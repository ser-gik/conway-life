==> flow/design.v <==
module cont_cmd_gen(
    input clk,
    input reset,
    input [6:0] switches,
    output [2:0] cmd,
    output [31:0] cmd_arg0,
    output cmd_valid
);
    localparam BASE_BIT = 25; 
    reg [31:0] timer;
    wire [31:0] timer_next;
    always @(posedge clk or posedge reset) begin
        if (reset) begin
            timer <= {32{1'b1}};
        end
        else begin
            timer <= timer_next;
        end
    end
    assign timer_next = timer + 1'b1;
    wire [6:0] pulses;
    genvar i;
    generate
        for (i = 0; i < 7; i = i + 1) begin: pulse
            assign pulses[i] = ~timer[BASE_BIT - 2 * i] & timer_next[BASE_BIT - 2 * i];
        end
    endgenerate
    assign cmd = 3'b001;
    assign cmd_arg0 = 32'b1;
    assign cmd_valid = switches[6] ? pulses[6] :
                       switches[5] ? pulses[5] :
                       switches[4] ? pulses[4] :
                       switches[3] ? pulses[3] :
                       switches[2] ? pulses[2] :
                       switches[1] ? pulses[1] :
                       switches[0] ? pulses[0] :
                       1'b0;
endmodule
Tool chain data of cont_cmd_gen
What the tools print for cont_cmd_gen, step after step.
Lines are those of the file above, counted from 1.
Operators carry their Yosys type and port widths (W data, S select, Z words).
Library cell names are shortened.
A cell with -- has no value.
Design
  top module: cont_cmd_gen
  clock input: clk
  standard-cell library: sky130hd
  timing corner: tt_025C_1v80

Word level
Counts by Yosys on the flattened word-level netlist (proc, flatten, opt, wreduce; memories kept). Register bits leave out memories and registers merged into their read ports (data or address); mux counts leave out enables and synchronous resets folded into registers. Print and check cells are left out. Cells with the same type and inputs are merged into one.
Storage and ports
  input port bits: 9
  cells after elaboration: 23
  output and inout port bits: 36
  register bits after elaboration: 32
Cells by class
  muxes and demuxes: 7
  bitwise logic cells: 14
  add/sub/neg operators: 1
Operators by type and width (count)
  $add A32 B1 Y32 const B: 1
  $and A1 B1 Y1: 7
  $not A1 Y1: 7
  $mux W1: 7

Logic depth
Yosys ltp: most cells in a row. Word level: on the elaborated netlist, between registers, memories and ports. Mapped: between sequential cells and ports; inverters and the memories' decode and read muxes count.
Logic depth
  depth after elaboration: 9
  ABC_AREA: 1
  gate-level depth with buffers: 15
  depth with buffers taken out: 15

After synthesis
Source: synth_stat.txt of the flow (Yosys; design flattened, memories mapped). It holds for the ABC_AREA given above (unset counts as 0); a run with the other value may have another netlist.
Mapped netlist
  synthesis area: 1749.2 um^2
  mapped flip-flops: 26
  standard cells after synthesis: 205
  sequential area: 683.2 um^2
Cell types
  dfstp_2: count 26, total area 683.155 um^2
  buf_4: count 35, total area 262.752 um^2
  inv_1: count 39, total area 146.39 um^2
  nand2_1: count 34, total area 127.622 um^2
  xor2_1: count 13, total area 113.859 um^2
  ha_1: count 8, total area 100.096 um^2
  nor2_1: count 17, total area 63.811 um^2
  nor3_2: count 4, total area 40.038 um^2
  xnor2_1: count 4, total area 35.034 um^2
  nor2_4: count 3, total area 33.782 um^2
  nand3_1: count 5, total area 25.024 um^2
  nand4_4: count 1, total area 21.27 um^2
  a21oi_1: count 4, total area 20.019 um^2
  nand2_2: count 3, total area 18.768 um^2
  nand4_2: count 1, total area 12.512 um^2
  nor2_2: count 2, total area 12.512 um^2
  nand3_2: count 1, total area 10.01 um^2
  nor3_1: count 2, total area 10.01 um^2
Not listed: further types 2, cells in them 3.

Worst setup path after synthesis
Source: OpenSTA report_checks on the synthesized netlist (no wires, ideal clock, input and output delay 20% of the period each), path of least setup slack; recovery checks are left aside. Register names are those of the netlist, which keeps one name where synthesis merged equal registers.
Timing path post-synthesis
  path type: register -> output
  start: register timer[8]
  end: output port cmd_valid
  arrival time: 1.832 ns
  path delay: 1.832 ns
  path buffers: 0
  period: 3.12 ns
  stages on the path: 16
  slack: 0.664 ns
  period reached after synthesis: 2.456 ns
"path delay" is the arrival time less input delay plus setup time.
A path that ends at an output port has no setup time.
"stages on the path" counts driving pins, that of a launching flip-flop among them; a cell with two outputs on the path counts twice.
"period reached after synthesis" is the clock period less the worst setup slack; recovery checks do not enter. This is arithmetic on one report: input and output delays are still those of the set period (20% each).
Between the ends stands the longest chain of elaborated cells between them, by number of cells; it is not shown to be the way that was timed. Of several equally long chains one is given.
A line is the first line of the expression or statement that the cell stems from. Yosys adds cells for indexed reads and writes and turns some case tables into memories.
On the way, post-synthesis
  cells stage by stage: dfstp_2 nand2_2 nor2_1 nand4_4 nor2_4 nand4_2 nor2_2 ha_1 nand2_1 o21ai_0 nand2_1 nand2_1 nand2_1 nand2_1 nand2_1 nand2_1
  length of the longest elaborated chain: 9
  elaborated cells on any way between the ends: 15
  RTL lines with such cells: 9
  classes of those cells: add/sub (1); mux (7); logic (7)
RTL lines, path post-synthesis
  start: declaration: RTL line 10  | reg [31:0] timer;
  start: assignment: RTL line 14  | timer <= {32{1'b1}};
  start: assignment: RTL line 17  | timer <= timer_next;
  $add A32 B1 Y32: RTL line 20  | assign timer_next = timer + 1'b1;
  $and A1 B1 Y1: RTL line 25  | assign pulses[i] = ~timer[BASE_BIT - 2 * i] & timer_next[BASE_BIT - 2 * i];
  $mux W1: RTL line 36  | switches[0] ? pulses[0] :
  $mux W1: RTL line 35  | switches[1] ? pulses[1] :
  $mux W1: RTL line 34  | switches[2] ? pulses[2] :
  $mux W1: RTL line 33  | switches[3] ? pulses[3] :
  $mux W1: RTL line 32  | switches[4] ? pulses[4] :
  $mux W1: RTL line 31  | switches[5] ? pulses[5] :
  $mux W1: RTL line 30  | assign cmd_valid = switches[6] ? pulses[6] :
  end: declaration: RTL line 7  | output cmd_valid

Path in the finished layout
Path of least setup slack in the final report of run 1 (OpenROAD, finished layout, wires in). Where an end is a register, its clock arrival counts in the times.
Timing path post-layout
  path type: register -> output
  start: register timer[10]
  end: output port cmd_valid
  slack: -0.65 ns
  path buffers: 1
  period: 1.95 ns
  stages on the path: 17
  arrival time: 2.21 ns
Between the ends stands the longest chain of elaborated cells between them, by number of cells; it is not shown to be the way that was timed. Of several equally long chains one is given.
On the way, post-layout
  cells stage by stage: dfstp_2 nand2_2 nor2_4 nand4_4 nor2_4 nand4_2 nor2_2 ha_1 nand2_1 o21ai_1 nand2_1 nand2_1 nand2_1 nand2_1 nand2_1 nand2_2 buf_6
  length of the longest elaborated chain: 9
  elaborated cells on any way between the ends: 15
  RTL lines with such cells: 9
  classes of those cells: add/sub (1); mux (7); logic (7)
RTL lines, path post-layout
  start: declaration: RTL line 10  | reg [31:0] timer;
  start: assignment: RTL line 14  | timer <= {32{1'b1}};
  start: assignment: RTL line 17  | timer <= timer_next;
  $add A32 B1 Y32: RTL line 20  | assign timer_next = timer + 1'b1;
  $and A1 B1 Y1: RTL line 25  | assign pulses[i] = ~timer[BASE_BIT - 2 * i] & timer_next[BASE_BIT - 2 * i];
  $mux W1: RTL line 36  | switches[0] ? pulses[0] :
  $mux W1: RTL line 35  | switches[1] ? pulses[1] :
  $mux W1: RTL line 34  | switches[2] ? pulses[2] :
  $mux W1: RTL line 33  | switches[3] ? pulses[3] :
  $mux W1: RTL line 32  | switches[4] ? pulses[4] :
  $mux W1: RTL line 31  | switches[5] ? pulses[5] :
  $mux W1: RTL line 30  | assign cmd_valid = switches[6] ? pulses[6] :
  end: declaration: RTL line 7  | output cmd_valid

Subject: flow runs of cont_cmd_gen

Hi,

Below are 2 stored runs of the flow (Yosys, OpenROAD; platform sky130hd) on cont_cmd_gen, each with its settings and what was measured, unordered. Constraints: input delay and output delay 20% of the set period each, output load 0.01 pF.
By "achieved clock period (ns)" is meant the clock period of the run minus its worst setup slack. This is arithmetic on one report: input and output delays are still those of the set period (20% each).
"worst setup path time (ns)" = time allowed to the worst setup path (clock period - input delay - output delay, where it has them) - its slack; a late launch clock adds to it, a late capture clock takes from it.
By "finish__power__total" is meant OpenSTA's value without simulated activity: inputs other than the clock are taken to toggle once in ten clock periods, and the tool carries that through the logic.

Flow files of run 1
==> flow/run.sh <==
#!/bin/bash
# the make line also repeats the synthesis and layout settings of config.mk as NAME=value (left out here)
make -C /OpenROAD-flow-scripts/flow DESIGN_CONFIG=/design/flow/config.mk WORK_HOME=/design/flow/orfs CLKGATE_MAP_FILE= finish
==> flow/config.mk <==
export PLATFORM = sky130hd
export DESIGN_NAME = cont_cmd_gen
export DESIGN_NICKNAME = cont_cmd_gen
export VERILOG_FILES = /design/flow/design.v
export SDC_FILE = /design/flow/constraint.sdc
export NUM_CORES = 4
export LEC_CHECK = 0
export ABC_AREA = 1
export CAP_MARGIN = 20
export CELL_PAD_IN_SITES_DETAIL_PLACEMENT = 0
export CELL_PAD_IN_SITES_GLOBAL_PLACEMENT = 1
export CORE_MARGIN = 2
export CORE_UTILIZATION = 57
export CTS_CLUSTER_SIZE = 94
export MAX_ROUTING_LAYER = met4
export PLACE_DENSITY_LB_ADDON = 0.05
export SLEW_MARGIN = 20
==> flow/constraint.sdc <==
create_clock -name core_clock -period 1.95 [get_ports {clk}]
set_input_delay 0.3900 -clock core_clock [delete_from_list [all_inputs] [get_ports {clk}]]
set_output_delay 0.3900 -clock core_clock [all_outputs]
set_load 0.01 [all_outputs]

report of run 1
yosys chip area after synthesis (um^2): 1749.2
finish__design__die__area: 3527.8
finish__design__instance__area__stdcell: 2015.7
finish__design__instance__utilization: 0.6769
finish__timing__setup__ws: -0.648
finish__timing__setup__tns: -0.648
finish__timing__hold__ws: 0.519
finish__power__total: 8.245e-04
achieved clock period (ns): 2.598
worst setup path time (ns): 2.21
worst setup path kind: register -> output

Flow files of run 2
==> flow/run.sh <==
#!/bin/bash
# the make line also repeats the synthesis and layout settings of config.mk as NAME=value (left out here)
make -C /OpenROAD-flow-scripts/flow DESIGN_CONFIG=/design/flow/config.mk WORK_HOME=/design/flow/orfs CLKGATE_MAP_FILE= finish
==> flow/config.mk <==
export PLATFORM = sky130hd
export DESIGN_NAME = cont_cmd_gen
export DESIGN_NICKNAME = cont_cmd_gen
export VERILOG_FILES = /design/flow/design.v
export SDC_FILE = /design/flow/constraint.sdc
export NUM_CORES = 4
export LEC_CHECK = 0
export CAP_MARGIN = 20
export CELL_PAD_IN_SITES_DETAIL_PLACEMENT = 1
export CELL_PAD_IN_SITES_GLOBAL_PLACEMENT = 0
export CORE_ASPECT_RATIO = 0.68
export CORE_MARGIN = 8
export CORE_UTILIZATION = 64
export CTS_CLUSTER_DIAMETER = 169
export CTS_CLUSTER_SIZE = 39
export GPL_TIMING_DRIVEN = 0
export MAX_ROUTING_LAYER = met4
export PLACE_DENSITY_LB_ADDON = 0.19
export SETUP_SLACK_MARGIN = 0.15
export SLEW_MARGIN = 40
==> flow/constraint.sdc <==
create_clock -name core_clock -period 3.59 [get_ports {clk}]
set_input_delay 0.7180 -clock core_clock [delete_from_list [all_inputs] [get_ports {clk}]]
set_output_delay 0.7180 -clock core_clock [all_outputs]
set_load 0.01 [all_outputs]

report of run 2: did not finish, place, DPL-0033

Regards
